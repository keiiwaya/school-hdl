==> flow/design.v <==
`timescale 1ns/1ns
module ram(clk, re, we, adrs, din, dout);
	input        clk, re, we;
	input  [3:0] adrs, din;
	output [3:0] dout;
	reg    [3:0] data [0:15];
	always@(posedge clk) begin
		if(we == 1'b1) begin
			data[adrs] <= din;
		end
	end
	assign dout = (re == 1'b1) ? data[adrs] : 4'bxxxx;
	initial begin
		data[0] = 4'h0;
		data[1] = 4'h0;
		data[2] = 4'h0;
		data[3] = 4'h0;
		data[4] = 4'h0;
		data[5] = 4'h0;
		data[6] = 4'h0;
		data[7] = 4'h0;
		data[8] = 4'h0;
		data[9] = 4'h0;
		data[10] = 4'h0;
		data[11] = 4'h0;
		data[12] = 4'h0;
		data[13] = 4'h0;
		data[14] = 4'h0;
		data[15] = 4'h0;
	end
	wire [3:0] m0, m1, m2, m3;
	assign m0 = data[0];
	assign m1 = data[1];
	assign m2 = data[2];
	assign m3 = data[3];
endmodule
Reports on ram
Tool output for the design above, in the order of the flow.
Line numbers count from 1 in the design file above.
Library cell names are shortened.
Not given: n/a
- design top: ram
- clock input: clk
- cell library: sky130hd
- library corner: tt_025C_1v80

Word-level counts
Yosys after proc, flatten, opt, wreduce and memory -nomap, before mapping. Enables and synchronous resets that opt folds into registers are not counted as muxes. Memory bits, and registers merged into a memory's read port (data or address), are not among the register bits. Print and check cells are not counted. Equal cells are merged and count once.
Yosys's memory passes give these memory sizes; they may raise the number of words (mostly to a power of two), join words into wider ones and drop unused or constant bits.
- memories at 1
- input bits: 11
- memory bits (writable) at 64
- cells after elaboration at 5
- latch bits: 0
- output and inout port bits: 4
- noted bits in registers: 0
- word width x clocked read ports at 0
- noted memory bits (read-only): 0
- memory list (memory ; words ; width ; read ports ; write ports ; RTL line ; text):
    data ; 16 ; 4 ; 1 ; 1 ; 6 ; reg [3:0] data [0:15];
- add/subtract/negate cells: 0
- reduce/logical cells at 0
- order comparisons at 0
- noted bitwise operators: 0
- shifts and indexed selects at 0
- noted muxes and demuxes: 4
- multiply operators at 0
- noted divide/modulo/power cells: 0
- noted equal/unequal tests: 0
- operators with widths (kind ; number):
    4-bit 2-to-1 mux ; 3
    1-bit 2-to-1 mux ; 1

Logic depth
Yosys ltp: most cells in a row. Word level: on the elaborated netlist, between registers, memories and ports. Mapped: between sequential cells and ports; inverters and the memories' decode and read muxes count.
- depth in word-level cells at 1
- ABC_AREA: 0
- noted depth in mapped cells: 5
- mapped depth without buffers at 3

Synthesis result
The flow's flattened synthesis, as Yosys stat reports it; memories are mapped. The netlist is that of the ABC_AREA named above (0 if unset); the other value can give another one.
- buffer cells: 7
- noted cell count: 129
- sequential area at 1921.8 um2
- noted cell area after synthesis: 2578.7 um2
- mapped flip-flops: 64
- cells by type (cell type ; number ; total area (um2)):
    edfxtp_1 ; 64 ; 1.92E+03
    mux4_2 ; 10 ; 225.216
    mux4_1 ; 6 ; 157.651
    nor2_1 ; 13 ; 48.797
    nand3_1 ; 9 ; 45.043
    a22oi_1 ; 3 ; 22.522
    buf_12 ; 1 ; 20.019
    nor3_1 ; 4 ; 20.019
    nand2_1 ; 5 ; 18.768
    buf_2 ; 3 ; 15.014
    nand3b_1 ; 2 ; 15.014
    a22oi_2 ; 1 ; 12.512
    nand2b_1 ; 2 ; 12.512
    nor2b_1 ; 2 ; 12.512
    buf_6 ; 1 ; 11.261
    or3b_2 ; 1 ; 8.758
    buf_4 ; 1 ; 7.507
    clkbuf_1 ; 1 ; 3.754

Timing after synthesis
OpenSTA on the mapped netlist: ideal clock, no wires. The path of least setup slack (recovery checks aside). Input and output delay are each 20% of the period. Register names are those of the netlist, which keeps one name where synthesis merged equal registers.
- path kind: in2out
- from: in adrs[0]
- to: out dout[2]
- path delay at 1019 ps
- required time: 2528 ps
- stages at 5
- data arrival time: 1651 ps
- external output delay at 632 ps
- noted input delay: 632 ps
- launch time at the first pin: 632 ps
- clock period: 3160 ps
- buffers on the path: 2
- noted setup slack: 877 ps
- synthesis period reached at 2283 ps
"path delay" = arrival - input delay + setup time.
A path that ends at an output port has no setup time.
"stages" counts driving pins, that of a launching flip-flop among them; a cell with two outputs on the path counts twice.
"synthesis period reached" is the clock period less the worst setup slack; recovery checks do not enter. This is arithmetic on one report: input and output delays are still those of the set period (20% each).
The rows between start and end are the longest chain of elaborated cells between them; the timing report does not say that the signal goes this way. Where chains are equally long, one stands for them.
A line is the first line of the expression or statement that the cell stems from. Yosys adds cells for indexed reads and writes and turns some case tables into memories.
A memory read counts as a cell of the chain, while the word-level depth stops at memories.
- cells stage by stage: buf_6 -> buf_12 -> mux4_2 -> a22oi_2 -> nand3_1
- length of the longest elaborated chain at 2
- RTL lines, path after synthesis (item ; RTL line ; text):
    start: declaration ; 4 ; input [3:0] adrs, din;
    memory 16 x 4 bit ; 6 ; reg [3:0] data [0:15];
    4-bit 2-to-1 mux ; 12 ; assign dout = (re == 1'b1) ? data[adrs] : 4'bxxxx;
    end: declaration ; 5 ; output [3:0] dout;

Path in the finished layout
Path of least setup slack in the final report of stored run 1 (OpenROAD, finished layout, wires in). Where an end is a register, its clock arrival counts in the times.
The report prints the path's times to 10 ps; the period is as set.
- path kind: in2out
- from: in adrs[0]
- to: out dout[2]
- data arrival time: 1750 ps
- buffers on the path: 3
- noted setup slack: 130 ps
- required time: 1880 ps
- launch time at the first pin: 470 ps
- external output delay at 470 ps
- noted input delay: 470 ps
- clock period: 2350 ps
- stages at 6
The rows between start and end are the longest chain of elaborated cells between them; the timing report does not say that the signal goes this way. Where chains are equally long, one stands for them.
A memory read counts as a cell of the chain, while the word-level depth stops at memories.
- cells stage by stage: buf_12 -> buf_12 -> mux4_2 -> a22oi_2 -> nand3_2 -> buf_6
- length of the longest elaborated chain at 2
- RTL lines, path after layout (item ; RTL line ; text):
    start: declaration ; 4 ; input [3:0] adrs, din;
    memory 16 x 4 bit ; 6 ; reg [3:0] data [0:15];
    4-bit 2-to-1 mux ; 12 ; assign dout = (re == 1'b1) ? data[adrs] : 4'bxxxx;
    end: declaration ; 5 ; output [3:0] dout;

--- measured runs ---
Settings and measured results of 2 stored flow runs for module ram (sky130hd), not sorted in any way. The constraints put input and output delay at 20% of the set period each and load the outputs with 0.01 pF.
"period achieved" is the run's clock period less its worst setup slack. It is reckoned from that one timing run; input and output delays stay at 20% of the period that was set.
"worst path time" = time allowed to the worst setup path (clock period - input delay - output delay, where it has them) - its slack; a late launch clock adds to it, a late capture clock takes from it.
"total power of the final layout": no workload was simulated; the value follows from the tool's default switching activity.
"worst path time" is given in steps of 10 ps.

Stored run 1
Settings were period_ns = 2.35; CORE_UTILIZATION = 22; SETUP_SLACK_MARGIN = 0.31; CORE_MARGIN = 7; CELL_PAD_IN_SITES_DETAIL_PLACEMENT = 1; ABC_AREA = 0; GPL_ROUTABILITY_DRIVEN = 0; CTS_CLUSTER_DIAMETER = 386; CAP_MARGIN = 25; SLEW_MARGIN = 35; MIN_ROUTING_LAYER = met2; MAX_ROUTING_LAYER = met5
- noted the die size: 14948.7 um2
- setup TNS at 0 ps
- noted the utilization: 29.9 %
- standard-cell area after routing at 3417.0 um2
- post-route worst hold slack: 841 ps
- noted the period achieved: 2223 ps
- noted the total power of the final layout: 2594 uW
- worst slack on setup checks at 127 ps
- worst path time: 1280 ps
- critical path type: in2out
- synthesized cell area: 2578.7 um2

Stored run 2
Settings were period_ns = 2.2; CORE_UTILIZATION = 62; PLACE_DENSITY_LB_ADDON = 0.04; CORE_MARGIN = 8; CELL_PAD_IN_SITES_GLOBAL_PLACEMENT = 2; GPL_TIMING_DRIVEN = 0; CTS_CLUSTER_DIAMETER = 225; SLEW_MARGIN = 25; CAP_MARGIN = 20
- noted the die size: 6478.6 um2
- setup TNS at 0 ps
- noted the utilization: 75.0 %
- standard-cell area after routing at 3000.4 um2
- post-route worst hold slack: 749 ps
- noted the period achieved: 2137 ps
- noted the total power of the final layout: 2463 uW
- worst slack on setup checks at 63 ps
- worst path time: 1700 ps
- critical path type: reg2out
- synthesized cell area: 2578.7 um2
--- end ---
